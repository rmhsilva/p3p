==> flow/design.v <==
module baudgen(
  input logic clk, enable,
  output logic baud_normal, baud_fast
  );
parameter add = 'd151;
reg [16:0] baud_acc = 0;
reg [13:0] baud_acc_fast = 0;
always_ff @(posedge clk) begin
  baud_acc <= add + baud_acc[15:0];
  baud_acc_fast <= add + baud_acc_fast[12:0];
end
assign baud_normal = enable? baud_acc[16] : 'bZ;
assign baud_fast = enable? baud_acc_fast[13] : 'bZ;
endmodule
Step by step through the tools: baudgen --
Tool output for the design above, in the order of the flow. Line numbers count from 1 in the design file above. Operators carry their Yosys type and port widths (W data, S select, Z words). Not given: n/a
Design: design top baudgen, clock port clk, library sky130hd, library corner tt_025C_1v80

Word level --
Yosys after proc, flatten, opt, wreduce and memory -nomap, before mapping. Enables and synchronous resets that opt folds into registers are not counted as muxes. Memory bits, and registers merged into a memory's read port (data or address), are not among the register bits. Print and check cells are not counted. Equal cells are merged and count once.
Cells by class: $add $sub $neg 2, multiplexer cells 2
Operator list (number):
- $add A8 B16 Y17 const A | 1
- $add A8 B13 Y14 const A | 1
- $mux W1 | 2
Bit counts: bits in registers 31, input bits 2, output and inout port bits 2, cells after elaboration 6

Longest topological paths --
Yosys ltp: most cells in a row. Word level: on the elaborated netlist, between registers, memories and ports. Mapped: between sequential cells and ports; inverters and the memories' decode and read muxes count.
Depth: depth in word-level cells 1, ABC_AREA 0, gate-level depth with buffers 6, mapped depth without buffers 6

Synthesis result --
Source: synth_stat.txt of the flow (Yosys; design flattened, memories mapped). It holds for the ABC_AREA given above (unset counts as 0); a run with the other value may have another netlist.
Synthesis totals: cell count 113, mapped area 1167.4 um2, area of sequential cells 620.6 um2, mapped flip-flops 31, buffer cells 0
Cell types:
- sky130_fd_sc_hd__dfxtp_1 | number 31, area in all 620.595 um2
- sky130_fd_sc_hd__xnor2_1 | number 14, area in all 122.618 um2
- sky130_fd_sc_hd__xor2_1 | number 11, area in all 96.342 um2
- sky130_fd_sc_hd__nand2_1 | number 8, area in all 30.029 um2
- sky130_fd_sc_hd__inv_1 | number 7, area in all 26.275 um2
- sky130_fd_sc_hd__ha_1 | number 2, area in all 25.024 um2
- sky130_fd_sc_hd__nor2_1 | number 6, area in all 22.522 um2
- sky130_fd_sc_hd__a21oi_1 | number 4, area in all 20.019 um2
- sky130_fd_sc_hd__nand3_1 | number 4, area in all 20.019 um2
- sky130_fd_sc_hd__nand2b_1 | number 3, area in all 18.768 um2
- sky130_fd_sc_hd__nand4_1 | number 3, area in all 18.768 um2
- sky130_fd_sc_hd__nor3_1 | number 3, area in all 15.014 um2
- sky130_fd_sc_hd__or3_1 | number 2, area in all 12.512 um2
- sky130_fd_sc_hd__or4_4 | number 1, area in all 11.261 um2
- sky130_fd_sc_hd__a211o_2 | number 1, area in all 10.01 um2
- sky130_fd_sc_hd__o211a_1 | number 1, area in all 10.01 um2
- sky130_fd_sc_hd__a21o_2 | number 1, area in all 8.758 um2
- sky130_fd_sc_hd__a21oi_2 | number 1, area in all 8.758 um2
Not listed: further types 10, cells in them 10.

Path before layout --
Path of least setup slack by OpenSTA after synthesis, without wires, with an ideal clock, recovery checks aside; 20% of the period is set as input and as output delay. Where synthesis merged equal registers, the netlist keeps one of their names.
Timing post-synthesis: kind reg2reg, start point register baud_acc[0], end point register baud_acc[16], clock period 1.51 ns, library setup time 0.116 ns, time at the first pin 0.000 ns, arrival time 1.235 ns, data required time 1.394 ns, slack 0.159 ns, path delay 1.351 ns, stages 7, path buffers 0, period reached after synthesis 1.351 ns
"path delay" is the arrival time less input delay plus setup time. "stages" counts driving pins, that of a launching flip-flop among them; a cell with two outputs on the path counts twice. "period reached after synthesis" = period - worst setup slack (recovery checks aside). The figure is calculated, with input and output delays left at 20% of the set period. Between the ends stands the longest chain of elaborated cells between them, by number of cells; it is not shown to be the way that was timed. Of several equally long chains one is given. A line is the first line of the expression or statement that the cell stems from. Yosys adds cells for indexed reads and writes and turns some case tables into memories.
On the way, post-synthesis: cells stage by stage sky130_fd_sc_hd__dfxtp_1 > sky130_fd_sc_hd__inv_1 > sky130_fd_sc_hd__ha_1 > sky130_fd_sc_hd__nand2b_1 > sky130_fd_sc_hd__a211oi_1 > sky130_fd_sc_hd__nor2_1 > sky130_fd_sc_hd__and3_1, length of the longest elaborated chain 1, elaborated cells on any way between the ends 1, RTL lines with such cells 1, classes of those cells add/sub (1)
RTL lines, path post-synthesis:
- start: declaration | line 6 | reg [16:0] baud_acc = 0;
- start: assignment | line 9 | baud_acc <= add + baud_acc[15:0];
- $add A8 B16 Y17 | line 9
- end: assignment | line 9
- end: declaration | line 6

Timing after layout --
From the final timing report of run A: the path of least setup slack in the routed layout; clock arrival at registers is part of the times.
Timing post-layout: kind reg2reg, start point register baud_acc[0], end point register baud_acc[10], clock period 0.821 ns, library setup time 0.11 ns, time at the first pin 0.33 ns, arrival time 1.57 ns, data required time 1.04 ns, slack -0.53 ns, stages 7, path buffers 0
Between the ends stands the longest chain of elaborated cells between them, by number of cells; it is not shown to be the way that was timed. Of several equally long chains one is given.
On the way, post-layout: cells stage by stage sky130_fd_sc_hd__dfxtp_2 > sky130_fd_sc_hd__inv_2 > sky130_fd_sc_hd__ha_4 > sky130_fd_sc_hd__nand2b_4 > sky130_fd_sc_hd__a211oi_4 > sky130_fd_sc_hd__nor3_1 > sky130_fd_sc_hd__xor2_1, length of the longest elaborated chain 1, elaborated cells on any way between the ends 1, RTL lines with such cells 1, classes of those cells add/sub (1)
RTL lines, path post-layout:
- start: declaration | line 6 | reg [16:0] baud_acc = 0;
- start: assignment | line 9 | baud_acc <= add + baud_acc[15:0];
- $add A8 B16 Y17 | line 9
- end: assignment | line 9
- end: declaration | line 6

Hand-over note for baudgen

Below are 2 stored runs of the flow (Yosys, OpenROAD; platform sky130hd) on baudgen, each with its settings and what was measured, unordered. Constraints: input delay and output delay 20% of the set period each, output load 0.01 pF.
"period achieved" = clock period - worst setup slack. The figure is calculated, with input and output delays left at 20% of the set period.
"critical path time": the worst setup path's part of the clock period (all of it between registers, 20% less for each end at a port) less its slack. A launch clock that arrives late makes it longer, a capture clock that arrives late makes it shorter.
By "power consumption" is meant OpenSTA's value without simulated activity: inputs other than the clock are taken to toggle once in ten clock periods, and the tool carries that through the logic.

* Run A | settings: period_ns 0.821; CAP_MARGIN 20; CORE_MARGIN 2; CORE_UTILIZATION 40; SLEW_MARGIN 20 | results: power consumption 2.340 mW; synthesis area 1167.4 um2; standard-cell area of the final layout 1798.0 um2; utilization after layout 65.2%; overall die area 3366.3 um2; setup TNS -10.399 ns; critical path time 1.36 ns; critical path type reg2reg; period achieved 1.356 ns; worst setup slack after layout -0.535 ns; lowest hold slack 0.438 ns
* Run B | settings: period_ns 2.36; CORE_UTILIZATION 52; CELL_PAD_IN_SITES_GLOBAL_PLACEMENT 2; CELL_PAD_IN_SITES_DETAIL_PLACEMENT 2; GPL_TIMING_DRIVEN 1; GPL_ROUTABILITY_DRIVEN 1; CTS_CLUSTER_DIAMETER 36; CAP_MARGIN 25; SLEW_MARGIN 0; MIN_ROUTING_LAYER met1; CORE_MARGIN 2 | results: critical path time 1.88 ns; critical path type reg2reg; power consumption 0.8360 mW; period achieved 1.878 ns; setup TNS 0.000 ns; worst setup slack after layout 0.482 ns; standard-cell area of the final layout 1275.0 um2; overall die area 2639.9 um2; utilization after layout 58.8%; lowest hold slack 0.470 ns; synthesis area 1167.4 um2

End of note.
