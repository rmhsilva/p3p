==> flow/design.v <==
module uart_tx
  (
  input logic clk, reset, start_tx, baudtick,
  input logic [7:0] tx_data,
  output logic tx, tx_ready
  );
logic [7:0] tx_data_reg;
always_ff @(posedge clk)
  if (tx_ready & start_tx) tx_data_reg <= tx_data;
logic [3:0] state;
assign tx_ready = (state==0);
always_ff @(posedge clk) begin
  if (reset)
    state <= 4'b0;
  else
  	case(state)
  		4'b0000: if(start_tx) state <= 4'b0001;
  		4'b0001: if(baudtick) state <= 4'b0100;
  		4'b0100: if(baudtick) state <= 4'b1000;   
  		4'b1000: if(baudtick) state <= 4'b1001;   
  		4'b1001: if(baudtick) state <= 4'b1010;   
  		4'b1010: if(baudtick) state <= 4'b1011;   
  		4'b1011: if(baudtick) state <= 4'b1100;   
  		4'b1100: if(baudtick) state <= 4'b1101;   
  		4'b1101: if(baudtick) state <= 4'b1110;   
  		4'b1110: if(baudtick) state <= 4'b1111;   
  		4'b1111: if(baudtick) state <= 4'b0010;   
  		4'b0010: if(baudtick) state <= 4'b0000;   
  		default: if(baudtick) state <= 4'b0000;
  	endcase
end
logic output_bit;
assign output_bit = tx_data_reg[state[2:0]];
always_ff @(posedge clk)
  tx <= (state<4) | (state[3] & output_bit);
endmodule
Step by step through the tools: uart_tx
What the tools print for uart_tx, step after step. Lines are those of the file above, counted from 1. A cell with -- has no value.

Top module: uart_tx. Clock port: clk. Cell library: sky130hd. Timing corner: tt_025C_1v80.

After elaboration
Source: Yosys, flattened and elaborated, memories not mapped. Widths are those after wreduce. Registers that Yosys merges into a memory's read port (data or address) are not register bits. Print and check cells do not count. Equal cells are merged and count once.

Under add/subtract/negate cells stands 0. Order comparisons: 1. For reduce/logical cells the number is 3. The figure for multipliers is 0. Shifts and indexed selects: 1. For bitwise logic cells the number is 3. The figure for divide/modulo/power cells is 0. Eq/ne operators: 21. The entry for mux-type cells reads 13.

Operators by type and width (count): 2-to-1 mux 4 bit (12); case mux 4 bit (select 11 bit) (1); == test 4 bit with constant B (8); inequality test 2 bit with constant B (11); AND reduction 12 bit (1); nonzero test 12 bit (1); variable part select 8 x 3 -> 1 bit (1); == test 4 x 1 -> 1 bit with constant B (1); < comparator 4 x 3 -> 1 bit with constant B (1); == test 4 x 3 -> 1 bit with constant B (1); zero test 4 bit (1); bitwise AND 1 bit (2); bitwise OR 1 bit (1).

For bits in latches the number is 0. The figure for flip-flop bits (word level) is 13. Output and inout bits: 2. The figure for cells after elaboration is 45. The figure for bits in read-only memories is 0. The figure for bits in writable memories is 0. The figure for memory cells is 0. Clocked read ports x word width: 0.

Depth
Yosys ltp: most cells in a row. Word level: on the elaborated netlist, between registers, memories and ports. Mapped: between sequential cells and ports; inverters and the memories' decode and read muxes count.

For depth after elaboration the number is 3. For ABC_AREA the number is 0. Mapped depth: 5. For depth with buffers taken out the number is 4.

After synthesis
Yosys stat after the flow's synthesis: flattened, memories mapped to cells. It holds for the ABC_AREA given above (unset counts as 0); a run with the other value may have another netlist.

For chip area (Yosys) the number is 588.1 µm². Area of sequential cells: 340.3 µm². The entry for cells in the netlist reads 42. For flip-flops the number is 13.

Cell types: sky130_fd_sc_hd__edfxtp_1 (count 8, total area 240.23 µm²); sky130_fd_sc_hd__dfxtp_1 (count 5, total area 100.096 µm²); sky130_fd_sc_hd__mux4_1 (count 2, total area 52.55 µm²); sky130_fd_sc_hd__buf_6 (count 3, total area 33.782 µm²); sky130_fd_sc_hd__nor4_4 (count 1, total area 21.27 µm²); sky130_fd_sc_hd__a21oi_1 (count 4, total area 20.019 µm²); sky130_fd_sc_hd__mux2_2 (count 1, total area 11.261 µm²); sky130_fd_sc_hd__mux2i_1 (count 1, total area 10.01 µm²); sky130_fd_sc_hd__nand3_1 (count 2, total area 10.01 µm²); sky130_fd_sc_hd__o21ai_0 (count 2, total area 10.01 µm²); sky130_fd_sc_hd__a2bb2oi_1 (count 1, total area 8.758 µm²); sky130_fd_sc_hd__xor2_1 (count 1, total area 8.758 µm²); sky130_fd_sc_hd__a21boi_0 (count 1, total area 7.507 µm²); sky130_fd_sc_hd__and2_2 (count 1, total area 7.507 µm²); sky130_fd_sc_hd__inv_1 (count 2, total area 7.507 µm²); sky130_fd_sc_hd__nor2_1 (count 2, total area 7.507 µm²); sky130_fd_sc_hd__or4_1 (count 1, total area 7.507 µm²); sky130_fd_sc_hd__a31oi_1 (count 1, total area 6.256 µm²).

Not listed: further types 3, cells in them 3.

Worst setup path after synthesis
OpenSTA on the mapped netlist: ideal clock, no wires. The path of least setup slack (recovery checks aside). Input and output delay are each 20% of the period. Register names are those of the netlist, which keeps one name where synthesis merged equal registers.

Path type: register -> register. Start: register state[0]. End: register state[2]. Stages on the path: 6. Path delay: 1.647 ns. The figure for library setup time is 0.070 ns. Slack: 0.173 ns. Time at the first pin: 0.000 ns. The entry for period reads 1.82 ns. Required time: 1.750 ns. The entry for arrival time reads 1.577 ns. For synthesis period reached the number is 1.647 ns.

"path delay" is the arrival time less input delay plus setup time. "stages on the path": output pins that drive a net of the path, with the launching flip-flop's if there is one; two outputs of one cell count as two. "synthesis period reached" is the clock period less the worst setup slack; recovery checks do not enter. This is arithmetic on one report: input and output delays are still those of the set period (20% each). Between the ends stands the longest chain of elaborated cells between them, by number of cells; it is not shown to be the way that was timed. Of several equally long chains one is given. A line is the first line of the expression or statement that the cell stems from. Yosys adds cells for indexed reads and writes and turns some case tables into memories. At most two assigning lines are given for a register; there are more.

Cell sequence: sky130_fd_sc_hd__dfxtp_1 sky130_fd_sc_hd__buf_6 sky130_fd_sc_hd__nor4_4 sky130_fd_sc_hd__mux2i_1 sky130_fd_sc_hd__or4_1 sky130_fd_sc_hd__a21oi_1. The entry for cells in the longest elaborated chain reads 3. Elaborated cells on any way between the ends: 25. Classes of those cells: eq/ne (21); mux (1); reduce/logical (3).

RTL lines, path post-synthesis: start: declaration (line 10) `logic [3:0] state;`; start: assignment (line 14) `state <= 4'b0;`; start: assignment (line 17) `4'b0000: if(start_tx) state <= 4'b0001;`; zero test 4 bit (line 16) `case(state)`; nonzero test 12 bit; AND reduction 12 bit; end: assignment (line 14); end: assignment (line 17); end: declaration (line 10).

Some nets on the timed path still bear RTL names; the line given drives or declares the net.

Nets with RTL names, path post-synthesis: tx_ready (line 11) `assign tx_ready = (state==0);`.

Worst path after layout
From the final timing report of run 1: the path of least setup slack in the routed layout; clock arrival at registers is part of the times.

Path type: register -> output. Start: register state[3]. End: output port tx_ready. Required time: 1.31 ns. The entry for arrival time reads 1.27 ns. Slack: 0.04 ns. Time at the first pin: 0.27 ns. Stages on the path: 3. The entry for period reads 1.64 ns.

Between the ends stands the longest chain of elaborated cells between them, by number of cells; it is not shown to be the way that was timed. Of several equally long chains one is given. At most two assigning lines are given for a register; there are more.

Cell sequence: sky130_fd_sc_hd__dfxtp_1 sky130_fd_sc_hd__nor4_4 sky130_fd_sc_hd__clkdlybuf4s15_1. The entry for cells in the longest elaborated chain reads 1. Elaborated cells on any way between the ends: 1. Classes of those cells: reduce/logical (1).

RTL lines, path after layout: start: declaration (line 10) `logic [3:0] state;`; start: assignment (line 14) `state <= 4'b0;`; start: assignment (line 17) `4'b0000: if(start_tx) state <= 4'b0001;`; zero test 4 bit (line 11) `assign tx_ready = (state==0);`; end: declaration (line 5) `output logic tx, tx_ready`.

Design uart_tx on sky130hd. What follows are 2 stored runs of the flow, each under its own settings; their order means nothing. The constraints put input and output delay at 20% of the set period each and load the outputs with 0.01 pF. "period achieved" means the clock period less the worst setup slack. The figure is calculated, with input and output delays left at 20% of the set period. By "worst setup path time" is meant the share of the clock period that the worst setup path is allowed (20% is reserved at inputs, 20% at outputs), minus its slack. Clock arrival times at its registers enter into it. "total power after layout": no workload was simulated; the value follows from the tool's default switching activity.

Files of run 1:
==> flow/run.sh <==
#!/bin/bash
# the make line also repeats the synthesis and layout settings of config.mk as NAME=value (left out here)
make -C /OpenROAD-flow-scripts/flow DESIGN_CONFIG=/design/flow/config.mk WORK_HOME=/design/flow/orfs CLKGATE_MAP_FILE= finish
==> flow/config.mk <==
export PLATFORM = sky130hd
export DESIGN_NAME = uart_tx
export DESIGN_NICKNAME = uart_tx
export VERILOG_FILES = /design/flow/design.v
export SDC_FILE = /design/flow/constraint.sdc
export NUM_CORES = 4
export LEC_CHECK = 0
export CAP_MARGIN = 20
export CORE_MARGIN = 2
export CORE_UTILIZATION = 40
export SLEW_MARGIN = 20
==> flow/constraint.sdc <==
create_clock -name core_clock -period 1.64 [get_ports {clk}]
set_input_delay 0.3280 -clock core_clock [delete_from_list [all_inputs] [get_ports {clk}]]
set_output_delay 0.3280 -clock core_clock [all_outputs]
set_load 0.01 [all_outputs]

Results of run 1. The measured chip area after synthesis (Yosys) is 588.1 µm². The area of the die reads 1792.7 µm². The measured standard-cell area after routing is 778.2 µm². The worst setup slack after layout reads 0.042 ns. The setup TNS comes to 0.000 ns. The measured worst hold slack after layout is 0.613 ns. For the total power after layout the run shows 1.204 mW. The period achieved comes to 1.598 ns. The worst setup path time is 1.27 ns. Critical path kind: register -> output.

Files of run 2:
==> flow/run.sh <==
#!/bin/bash
# the make line also repeats the synthesis and layout settings of config.mk as NAME=value (left out here)
make -C /OpenROAD-flow-scripts/flow DESIGN_CONFIG=/design/flow/config.mk WORK_HOME=/design/flow/orfs CLKGATE_MAP_FILE= finish
==> flow/config.mk <==
export PLATFORM = sky130hd
export DESIGN_NAME = uart_tx
export DESIGN_NICKNAME = uart_tx
export VERILOG_FILES = /design/flow/design.v
export SDC_FILE = /design/flow/constraint.sdc
export NUM_CORES = 4
export LEC_CHECK = 0
export CAP_MARGIN = 35
export CELL_PAD_IN_SITES_GLOBAL_PLACEMENT = 3
export CORE_ASPECT_RATIO = 0.73
export CORE_MARGIN = 10
export CORE_UTILIZATION = 15
export CTS_CLUSTER_SIZE = 49
export MAX_ROUTING_LAYER = met4
export SLEW_MARGIN = 0
export TNS_END_PERCENT = 5
==> flow/constraint.sdc <==
create_clock -name core_clock -period 2.01 [get_ports {clk}]
set_input_delay 0.4020 -clock core_clock [delete_from_list [all_inputs] [get_ports {clk}]]
set_output_delay 0.4020 -clock core_clock [all_outputs]
set_load 0.01 [all_outputs]

Results of run 2. The measured chip area after synthesis (Yosys) is 588.1 µm². The area of the die reads 6856.0 µm². The measured standard-cell area after routing is 833.3 µm². The worst setup slack after layout reads 0.119 ns. The setup TNS comes to 0.000 ns. The measured worst hold slack after layout is 0.669 ns. For the total power after layout the run shows 1.059 mW. The period achieved comes to 1.891 ns. The worst setup path time is 1.49 ns. Critical path kind: register -> output.
